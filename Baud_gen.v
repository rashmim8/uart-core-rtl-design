==> flow/design.v <==
module baud_gen( 
    input wire clk,
    input wire rst,
    output reg baud_tick
);
    parameter clk_freq = 100000000;
    parameter baud_rate = 9600;
    parameter DIVISOR = clk_freq/baud_rate;
    reg[13:0] count;  
    always@(posedge clk or posedge rst )begin
        if(rst)begin
          count<=0;
          baud_tick<=0;
        end
        else begin 
        if(count == DIVISOR-1)begin 
          count<=0;
          baud_tick<=1;  
        end
        else begin 
          count <= count+1;
          baud_tick<=0;
        end
      end 
    end
endmodule
* Reports on baud_gen
What the tools print for baud_gen, step after step. Line numbers count from 1 in the design file above. Cell names lack the library's common part. Not given: n/a
Inputs: top baud_gen, clock port clk, cell library sky130hd, library corner tt_025C_1v80

* Word level
Counts by Yosys on the flattened word-level netlist (proc, flatten, opt, wreduce; memories kept). Register bits leave out memories and registers merged into their read ports (data or address); mux counts leave out enables and synchronous resets folded into registers. Print and check cells are left out. Cells with the same type and inputs are merged into one.
Storage and ports: memory bits (read-only) 0, flip-flop bits (word level) 15, word-level cells 6, memories 0, bits in writable memories 0, clocked read ports x word width 0, bits in latches 0, bits of input ports 2, output and inout bits 1
Cells by class: $mul 0, divide/modulo/power cells 0, magnitude comparators 0, bitwise gates (word level) 0, add/subtract/negate cells 1, eq/ne operators 1, muxes and demuxes 2, shift operators 0, reduce/logical cells 0
Operators with widths (count):
- adder 14 x 1 -> 14 bit with constant B | 1
- equality test 14 bit with constant B | 1
- 2-to-1 mux 14 bit | 1
- 2-to-1 mux 1 bit | 1

* Longest topological paths
Yosys ltp: most cells in a row. Word level: on the elaborated netlist, between registers, memories and ports. Mapped: between sequential cells and ports; inverters and the memories' decode and read muxes count.
Depth: depth after elaboration 2, ABC_AREA 1, mapped depth 8, mapped depth without buffers 8

* Mapped cells and area
Source: synth_stat.txt of the flow (Yosys; design flattened, memories mapped). It holds for the ABC_AREA given above (unset counts as 0); a run with the other value may have another netlist.
Mapped netlist: flip-flop cells 15, synthesis area 834.6 µm², buffer cells 0, sequential area 375.4 µm², cells in the netlist 105
Cells by type:
- dfrtp_1 | count 15, total area 375.36 µm²
- nor2_1 | count 21, total area 78.826 µm²
- nand2_1 | count 20, total area 75.072 µm²
- inv_1 | count 17, total area 63.811 µm²
- xor2_1 | count 7, total area 61.309 µm²
- nor2_4 | count 3, total area 33.782 µm²
- nand2_2 | count 5, total area 31.28 µm²
- ha_1 | count 2, total area 25.024 µm²
- nand3_1 | count 5, total area 25.024 µm²
- nand4_1 | count 3, total area 18.768 µm²
- nor2_2 | count 3, total area 18.768 µm²
- nand4_2 | count 1, total area 12.512 µm²
- nor3_1 | count 2, total area 10.01 µm²
- o21ai_0 | count 1, total area 5.005 µm²

* Worst setup path after synthesis
Path of least setup slack by OpenSTA after synthesis, without wires, with an ideal clock, recovery checks aside; 20% of the period is set as input and as output delay. Where synthesis merged equal registers, the netlist keeps one of their names.
Path post-synthesis: path kind reg2reg, start point register count[0], end point register count[5], launch time at the first pin 0 ps, library setup time 121 ps, driving pins on the path 7, setup slack 736 ps, period 1910 ps, path delay 1174 ps, arrival 1053 ps, synthesis period reached 1174 ps
"path delay" = arrival - input delay + setup time. "driving pins on the path": output pins that drive a net of the path, with the launching flip-flop's if there is one; two outputs of one cell count as two. "synthesis period reached" is the clock period less the worst setup slack; recovery checks do not enter. This is arithmetic on one report: input and output delays are still those of the set period (20% each). The rows between start and end are the longest chain of elaborated cells between them; the timing report does not say that the signal goes this way. Where chains are equally long, one stands for them. Each line given opens the expression or statement behind the cell; cells for indexed reads and writes are added by Yosys, which also makes memories of some case tables. A register here has more assigning lines than the two given.
Between the ends, post-synthesis: path through dfrtp_1 -> ha_1 -> nand2_2 -> nor2_4 -> nand4_2 -> nor2_4 -> nor2_1, cells in the longest elaborated chain 2, elaborated cells on any way between the ends 3, classes of those cells add/sub: 1; eq/ne: 1; mux: 1
RTL lines, path post-synthesis:
- from (decl) | line 9 | reg[13:0] count;
- from (assign) | line 12 | count<=0;
- from (assign) | line 21 | count <= count+1;
- adder 14 x 1 -> 14 bit | line 21
- 2-to-1 mux 14 bit | line 16 | if(count == DIVISOR-1)begin
- to (assign) | line 17 | count<=0;
- to (assign) | line 21
- to (decl) | line 9

* Timing after layout
Path of least setup slack in the final report of run 1 (OpenROAD, finished layout, wires in). Where an end is a register, its clock arrival counts in the times. The report prints the path's times to 10 ps; the period is as set.
Path post-layout: path kind reg2reg, start point register count[1], end point register count[10], arrival 1390 ps, driving pins on the path 8, setup slack -160 ps, launch time at the first pin 250 ps, period 1090 ps, library setup time 110 ps
The rows between start and end are the longest chain of elaborated cells between them; the timing report does not say that the signal goes this way. Where chains are equally long, one stands for them. A register here has more assigning lines than the two given.
Between the ends, post-layout: path through dfrtp_1 -> buf_6 -> ha_4 -> nand3_4 -> nor2_4 -> nand2_2 -> xor2_1 -> inv_1, cells in the longest elaborated chain 2, elaborated cells on any way between the ends 3, classes of those cells add/sub: 1; eq/ne: 1; mux: 1
RTL lines, path post-layout:
- from (decl) | line 9 | reg[13:0] count;
- from (assign) | line 12 | count<=0;
- from (assign) | line 21 | count <= count+1;
- adder 14 x 1 -> 14 bit | line 21
- 2-to-1 mux 14 bit | line 16 | if(count == DIVISOR-1)begin
- to (assign) | line 17 | count<=0;
- to (assign) | line 21
- to (decl) | line 9

Settings and measured results of 2 stored flow runs for module baud_gen (sky130hd), not sorted in any way. The constraints put input and output delay at 20% of the set period each and load the outputs with 0.01 pF.
"clock period achieved" means the clock period less the worst setup slack. The figure is calculated, with input and output delays left at 20% of the set period.
"critical setup path time" = time allowed to the worst setup path (clock period - input delay - output delay, where it has them) - its slack; a late launch clock adds to it, a late capture clock takes from it.
"total power after layout": no workload was simulated; the value follows from the tool's default switching activity.
"critical setup path time" is known to 10 ps.

* Run 1 | settings: period_ns 1.09; CORE_UTILIZATION 16; SETUP_SLACK_MARGIN -0.1; PLACE_DENSITY_LB_ADDON 0.16; CORE_ASPECT_RATIO 0.87; CELL_PAD_IN_SITES_DETAIL_PLACEMENT 1; ABC_AREA 1; GPL_TIMING_DRIVEN 0; CAP_MARGIN 30; MIN_ROUTING_LAYER met1; CORE_MARGIN 2; SLEW_MARGIN 20 | results: cell area after synthesis 834.6 µm²; worst setup slack after layout -160 ps; utilization after routing 0.222; clock period achieved 1250 ps; standard-cell area after routing 1113.6 µm²; total power after layout 0.001033 W; total negative setup slack -1662 ps; critical setup path time 1250 ps; critical path type reg2reg; die outline area 5811.2 µm²
* Run 2 | settings: period_ns 2.05; CORE_UTILIZATION 65; PLACE_DENSITY_LB_ADDON 0.08; CORE_ASPECT_RATIO 0.81; CORE_MARGIN 4; TNS_END_PERCENT 100; CTS_CLUSTER_SIZE 27; CAP_MARGIN 20; SLEW_MARGIN 20 | not finished: floorplanning ended with error PDN-0185
