==> flow/design.v <==
module uart_top (
    input  wire clk,
    input  wire rst,
    input  wire tx_start,
    input  wire [7:0] tx_data,
    output wire [7:0] rx_data,
    output wire rx_done,
    output wire tx_done
);
    wire tx_wire;
    wire s_tick;
    reg [3:0] div16;
    reg baud_tick;
    reg [9:0] baud_cnt;
    always @(posedge clk or posedge rst) begin
        if (rst) begin baud_cnt<=0; end
        else if (baud_cnt==650) baud_cnt<=0;
        else baud_cnt<=baud_cnt+1;
    end
    assign s_tick = (baud_cnt==650);
    always @(posedge clk or posedge rst) begin
        if (rst) begin div16<=0; baud_tick<=0; end
        else if (s_tick)
            if (div16==15) begin div16<=0; baud_tick<=1; end
            else begin div16<=div16+1; baud_tick<=0; end
        else baud_tick<=0;
    end
    uart_tx TX (
        .clk(clk), .rst(rst),
        .baud_tick(baud_tick),
        .tx_start(tx_start),
        .tx_data(tx_data),
        .tx(tx_wire),
        .tx_done(tx_done)
    );
    uart_rx RX (
        .clk(clk), .rst(rst),
        .rx(tx_wire),
        .rx_data(rx_data),
        .rx_done(rx_done)
    );
endmodule
module uart_rx (
    input  wire clk,
    input  wire rst,
    input  wire rx,
    output reg  [7:0] rx_data,
    output reg  rx_done
);
    reg [9:0] baud_cnt;
    reg s_tick;
    always @(posedge clk or posedge rst) begin
        if (rst) begin baud_cnt<=0; s_tick<=0; end
        else if (baud_cnt==650) begin baud_cnt<=0; s_tick<=1; end
        else begin baud_cnt<=baud_cnt+1; s_tick<=0; end
    end
    parameter IDLE=2'b00, START=2'b01, DATA=2'b10, STOP=2'b11;
    reg [1:0] state;
    reg [3:0] s_count;
    reg [2:0] n_count;
    reg [7:0] b_reg;
    always @(posedge clk or posedge rst) begin
        if (rst) begin
            state<=IDLE; s_count<=0; n_count<=0; b_reg<=0;
            rx_done<=0; rx_data<=0;
        end else begin
            rx_done <= 0;
            case(state)
            IDLE:
                if (rx==0) begin s_count<=0; state<=START; end
            START:
                if (s_tick)
                    if (s_count==7) begin
                        if (rx==0) begin s_count<=0; n_count<=0; state<=DATA; end
                        else state<=IDLE;
                    end else s_count<=s_count+1;
            DATA:
                if (s_tick)
                    if (s_count==15) begin
                        s_count<=0;
                        b_reg <= {rx, b_reg[7:1]};
                        if (n_count==7) state<=STOP;
                        else n_count<=n_count+1;
                    end else s_count<=s_count+1;
            STOP:
                if (s_tick)
                    if (s_count==15) begin
                        rx_data<=b_reg;
                        rx_done<=1;
                        state<=IDLE;
                        s_count<=0;
                    end else s_count<=s_count+1;
            endcase
        end
    end
endmodule
module uart_tx (
    input  wire clk,
    input  wire rst,
    input  wire baud_tick,
    input  wire tx_start,
    input  wire [7:0] tx_data,
    output reg  tx,
    output reg  tx_done
);
    parameter IDLE=2'b00, START=2'b01, DATA=2'b10, STOP=2'b11;
    reg [1:0] state;
    reg [7:0] shift_reg;
    reg [2:0] bit_count;
    always @(posedge clk or posedge rst) begin
        if (rst) begin
            state <= IDLE;
            tx <= 1;
            tx_done <= 0;
            bit_count <= 0;
        end else begin
            tx_done <= 0;
            if (baud_tick) begin
                case(state)
                IDLE: begin
                    tx <= 1;
                    if (tx_start) begin
                        shift_reg <= tx_data;
                        state <= START;
                    end
                end
                START: begin
                    tx <= 0;
                    bit_count <= 0;
                    state <= DATA;
                end
                DATA: begin
                    tx <= shift_reg[0];
                    shift_reg <= shift_reg >> 1;
                    if (bit_count == 7) state <= STOP;
                    else bit_count <= bit_count + 1;
                end
                STOP: begin
                    tx <= 1;
                    tx_done <= 1;
                    state <= IDLE;
                end
                endcase
            end
        end
    end
endmodule
Reports on uart_top
The steps from the RTL of uart_top to its reports follow in flow order.
Line numbers count from 1 in the design file above.
{"block": "design", "design": "uart_top", "clk_port": "clk", "library": "sky130hd", "corner": "tt_025C_1v80"}

Elaborated design
Source: Yosys, flattened and elaborated, memories not mapped. Widths are those after wreduce. Registers that Yosys merges into a memory's read port (data or address) are not register bits. Print and check cells do not count. Equal cells are merged and count once.
{"block": "word_totals", "ff_bits": 67}
{"block": "classes", "equal": 27, "n_logic": 1, "reduce_logical": 17, "addsub": 6, "muxes": 42}
{"block": "op_table", "op": "4-bit 2-to-1 mux", "count": 6}
{"block": "op_table", "op": "2-bit 2-to-1 mux", "count": 11}
{"block": "op_table", "op": "3-bit 2-to-1 mux", "count": 7}
{"block": "op_table", "op": "10-bit by 1-bit adder with 10-bit output (second input constant)", "count": 2}
{"block": "op_table", "op": "10-bit equality test (second input constant)", "count": 2}
{"block": "op_table", "op": "10-bit 2-to-1 mux", "count": 2}
{"block": "op_table", "op": "2-bit by 1-bit inequality test with 1-bit output (second input constant)", "count": 9}
{"block": "op_table", "op": "8-bit case mux with 2-bit select", "count": 1}
{"block": "op_table", "op": "2-bit case mux with 4-bit select", "count": 2}
{"block": "op_table", "op": "3-bit AND reduction", "count": 4}
{"block": "op_table", "op": "4-bit case mux with 3-bit select", "count": 1}
{"block": "op_table", "op": "3-bit case mux with 2-bit select", "count": 2}
{"block": "op_table", "op": "2-bit inequality test (second input constant)", "count": 5}
{"block": "op_table", "op": "9-bit AND reduction", "count": 1}
{"block": "op_table", "op": "2-bit equality test (second input constant)", "count": 4}
{"block": "op_table", "op": "4-bit by 1-bit adder with 4-bit output (second input constant)", "count": 2}
{"block": "op_table", "op": "4-bit equality test (second input constant)", "count": 2}
{"block": "op_table", "op": "4-bit AND reduction", "count": 2}
{"block": "op_table", "op": "4-bit nonzero test", "count": 2}
{"block": "op_table", "op": "8-bit 2-to-1 mux", "count": 1}
{"block": "op_table", "op": "1-bit 2-to-1 mux", "count": 8}
{"block": "op_table", "op": "7-bit AND reduction", "count": 1}
{"block": "op_table", "op": "2-bit nonzero test", "count": 3}
{"block": "op_table", "op": "3-bit by 1-bit adder with 3-bit output (second input constant)", "count": 2}
{"block": "op_table", "op": "3-bit equality test (second input constant)", "count": 2}
{"block": "op_table", "op": "2-bit by 1-bit equality test with 1-bit output (second input constant)", "count": 2}
{"block": "op_table", "op": "2-bit zero test", "count": 2}
{"block": "op_table", "op": "2-bit OR reduction", "count": 2}
Not listed: further kinds 3, cells in them 3.

Depth
Yosys ltp: most cells in a row. Word level: on the elaborated netlist, between registers, memories and ports. Mapped: between sequential cells and ports; inverters and the memories' decode and read muxes count.
{"block": "logic_depth", "ltp_word": 5, "abc_area": 0, "depth_mapped": 7}

After synthesis
Yosys stat after the flow's synthesis: flattened, memories mapped to cells. It holds for the ABC_AREA given above (unset counts as 0); a run with the other value may have another netlist.
The area totals of this step are shown rounded.
{"block": "types", "type": "sky130_fd_sc_hd__dfrtp_1", "count": 60, "area_total_um2": 1501.44}
{"block": "types", "type": "sky130_fd_sc_hd__mux2_2", "count": 27, "area_total_um2": 304.042}
{"block": "types", "type": "sky130_fd_sc_hd__edfxtp_1", "count": 8, "area_total_um2": 240.23}
{"block": "types", "type": "sky130_fd_sc_hd__ha_1", "count": 10, "area_total_um2": 125.12}
{"block": "types", "type": "sky130_fd_sc_hd__dfstp_2", "count": 3, "area_total_um2": 78.826}
{"block": "types", "type": "sky130_fd_sc_hd__xnor2_1", "count": 9, "area_total_um2": 78.826}
{"block": "types", "type": "sky130_fd_sc_hd__xor2_1", "count": 7, "area_total_um2": 61.309}
{"block": "types", "type": "sky130_fd_sc_hd__inv_1", "count": 15, "area_total_um2": 56.304}
{"block": "types", "type": "sky130_fd_sc_hd__nor2_1", "count": 15, "area_total_um2": 56.304}
{"block": "types", "type": "sky130_fd_sc_hd__nand3_1", "count": 11, "area_total_um2": 55.053}
{"block": "types", "type": "sky130_fd_sc_hd__a22o_1", "count": 6, "area_total_um2": 52.55}
{"block": "types", "type": "sky130_fd_sc_hd__nand2_1", "count": 12, "area_total_um2": 45.043}
{"block": "types", "type": "sky130_fd_sc_hd__mux2i_1", "count": 4, "area_total_um2": 40.038}
{"block": "types", "type": "sky130_fd_sc_hd__o21ai_0", "count": 8, "area_total_um2": 40.038}
{"block": "types", "type": "sky130_fd_sc_hd__and4_1", "count": 4, "area_total_um2": 35.034}
{"block": "types", "type": "sky130_fd_sc_hd__and3_1", "count": 5, "area_total_um2": 31.28}
{"block": "types", "type": "sky130_fd_sc_hd__a21oi_1", "count": 5, "area_total_um2": 25.024}
{"block": "types", "type": "sky130_fd_sc_hd__nor2b_1", "count": 4, "area_total_um2": 25.024}
Other cell types: 34; their cells: 44.
{"block": "synth_totals", "area_um2": 3220, "sequential_area_um2": 1820, "ffs": 71, "cell_count": 257}
The figures by module come from a second, unflattened synthesis with its own total; it is not the netlist above.
{"block": "hier_totals", "cells_unflattened": 285, "hier_area_um2": 3500}
Each row is one instance without its submodules.
{"block": "modules", "mod": "uart_rx", "n_inst": 1, "area_um2": 1980, "seq_area_um2": 977, "n_cells": 158}
{"block": "modules", "mod": "uart_tx", "n_inst": 1, "area_um2": 790, "seq_area_um2": 468, "n_cells": 61}
{"block": "modules", "mod": "uart_top", "n_inst": 1, "area_um2": 733, "seq_area_um2": 375, "n_cells": 66}

Worst setup path after synthesis
Path of least setup slack by OpenSTA after synthesis, without wires, with an ideal clock, recovery checks aside; 20% of the period is set as input and as output delay. Where synthesis merged equal registers, the netlist keeps one of their names.
{"block": "synth_path", "path_type": "input-to-reg", "start": "in rst", "end": "reg TX.shift_reg[0]", "t_required_ns": 3.037, "path_buffers": 0, "clock_period_ns": 3.37, "arrival_ns": 2.493, "slack_ns": 0.544, "path_delay_ns": 2.152, "driving_pins": 2, "setup_ns": 0.333, "period_less_setup_slack_ns": 2.826}
"path_delay_ns" = arrival - input delay + setup time.
"driving_pins": output pins that drive a net of the path, with the launching flip-flop's if there is one; two outputs of one cell count as two.
"period_less_setup_slack_ns" is the clock period less the worst setup slack; recovery checks do not enter. This is arithmetic on one report: input and output delays are still those of the set period (20% each).
Between the ends stands the longest chain of elaborated cells between them, by number of cells; it is not shown to be the way that was timed. Of several equally long chains one is given.
Each line given opens the expression or statement behind the cell; cells for indexed reads and writes are added by Yosys, which also makes memories of some case tables.
{"block": "synth_via", "cell_sequence": "sky130_fd_sc_hd__inv_1 sky130_fd_sc_hd__and3_1", "elab_chain_len": 2}
{"block": "synth_lines", "item": "start, declared", "line": 3, "source": "input  wire rst,"}
{"block": "synth_lines", "item": "1-bit NOT"}
{"block": "synth_lines", "item": "4-bit AND reduction"}
{"block": "synth_lines", "item": "end, assigned", "line": 123, "source": "shift_reg <= tx_data;"}
{"block": "synth_lines", "item": "end, assigned", "line": 134, "source": "shift_reg <= shift_reg >> 1;"}
{"block": "synth_lines", "item": "end, declared", "line": 108, "source": "reg [7:0] shift_reg;"}

Path in the finished layout
Path of least setup slack in the final report of entry A (OpenROAD, finished layout, wires in). Where an end is a register, its clock arrival counts in the times.
{"block": "layout_path", "path_type": "reg-to-output", "start": "reg RX.rx_data[4]", "end": "out rx_data[4]", "output_delay_ns": 0.52, "driving_pins": 2, "slack_ns": 0.83, "arrival_ns": 1.26, "path_buffers": 1, "t_required_ns": 2.09, "clock_period_ns": 2.61}
{"block": "layout_via", "cell_sequence": "sky130_fd_sc_hd__dfrtp_1 sky130_fd_sc_hd__clkdlybuf4s50_1", "elab_chain_len": 0}
{"block": "layout_lines", "item": "start, declared", "line": 47, "source": "output reg  [7:0] rx_data,"}
{"block": "layout_lines", "item": "start, assigned", "line": 65, "source": "rx_done<=0; rx_data<=0;"}
{"block": "layout_lines", "item": "start, assigned", "line": 88, "source": "rx_data<=b_reg;"}
{"block": "layout_lines", "item": "end, declared", "line": 6, "source": "output wire [7:0] rx_data,"}

Subject: uart_top on sky130hd, stored results

Hello all,

Below are 2 stored runs of the flow (Yosys, OpenROAD; platform sky130hd) on uart_top, each with its settings and what was measured, unordered. Constraints: input delay and output delay 20% of the set period each, output load 0.01 pF.
By "power_total_mw" is meant OpenSTA's value without simulated activity: inputs other than the clock are taken to toggle once in ten clock periods, and the tool carries that through the logic.
Results are given in rounded form.

Entry A
==> flow/run.sh <==
#!/bin/bash
# the make line also repeats the synthesis and layout settings of config.mk as NAME=value (left out here)
make -C /OpenROAD-flow-scripts/flow DESIGN_CONFIG=/design/flow/config.mk WORK_HOME=/design/flow/orfs CLKGATE_MAP_FILE= finish
==> flow/config.mk <==
export PLATFORM = sky130hd
export DESIGN_NAME = uart_top
export DESIGN_NICKNAME = uart_top
export VERILOG_FILES = /design/flow/design.v
export SDC_FILE = /design/flow/constraint.sdc
export NUM_CORES = 4
export LEC_CHECK = 0
export CAP_MARGIN = 20
export CELL_PAD_IN_SITES_GLOBAL_PLACEMENT = 0
export CORE_MARGIN = 2
export CORE_UTILIZATION = 32
export CTS_CLUSTER_SIZE = 17
export GPL_ROUTABILITY_DRIVEN = 0
export GPL_TIMING_DRIVEN = 0
export HOLD_SLACK_MARGIN = 0.25
export MAX_ROUTING_LAYER = met5
export SETUP_SLACK_MARGIN = -0.16
export SLEW_MARGIN = 35
==> flow/constraint.sdc <==
create_clock -name core_clock -period 2.61 [get_ports {clk}]
set_input_delay 0.5220 -clock core_clock [delete_from_list [all_inputs] [get_ports {clk}]]
set_output_delay 0.5220 -clock core_clock [all_outputs]
set_load 0.01 [all_outputs]

==> results of entry A, as JSON <==
{
  "post_synth_area_um2": 3220,
  "design.die.area_um2": 10900,
  "final_cell_area_um2": 3890,
  "worstSetupSlack_ns": 0.828,
  "tns_setup_ns": 0.000,
  "power_total_mw": 2.34
}

Entry B
==> flow/run.sh <==
#!/bin/bash
# the make line also repeats the synthesis and layout settings of config.mk as NAME=value (left out here)
make -C /OpenROAD-flow-scripts/flow DESIGN_CONFIG=/design/flow/config.mk WORK_HOME=/design/flow/orfs CLKGATE_MAP_FILE= finish
==> flow/config.mk <==
export PLATFORM = sky130hd
export DESIGN_NAME = uart_top
export DESIGN_NICKNAME = uart_top
export VERILOG_FILES = /design/flow/design.v
export SDC_FILE = /design/flow/constraint.sdc
export NUM_CORES = 4
export LEC_CHECK = 0
export CAP_MARGIN = 20
export CORE_MARGIN = 2
export CORE_UTILIZATION = 17
export CTS_CLUSTER_DIAMETER = 197
export MAX_ROUTING_LAYER = met4
export PLACE_DENSITY = 0.41
export SLEW_MARGIN = 20
export TNS_END_PERCENT = 95
==> flow/constraint.sdc <==
create_clock -name core_clock -period 1.7 [get_ports {clk}]
set_input_delay 0.3400 -clock core_clock [delete_from_list [all_inputs] [get_ports {clk}]]
set_output_delay 0.3400 -clock core_clock [all_outputs]
set_load 0.01 [all_outputs]

==> results of entry B, as JSON <==
{
  "post_synth_area_um2": 3220,
  "design.die.area_um2": 20100,
  "final_cell_area_um2": 4110,
  "worstSetupSlack_ns": 0.107,
  "tns_setup_ns": 0.000,
  "power_total_mw": 3.95
}

Thanks
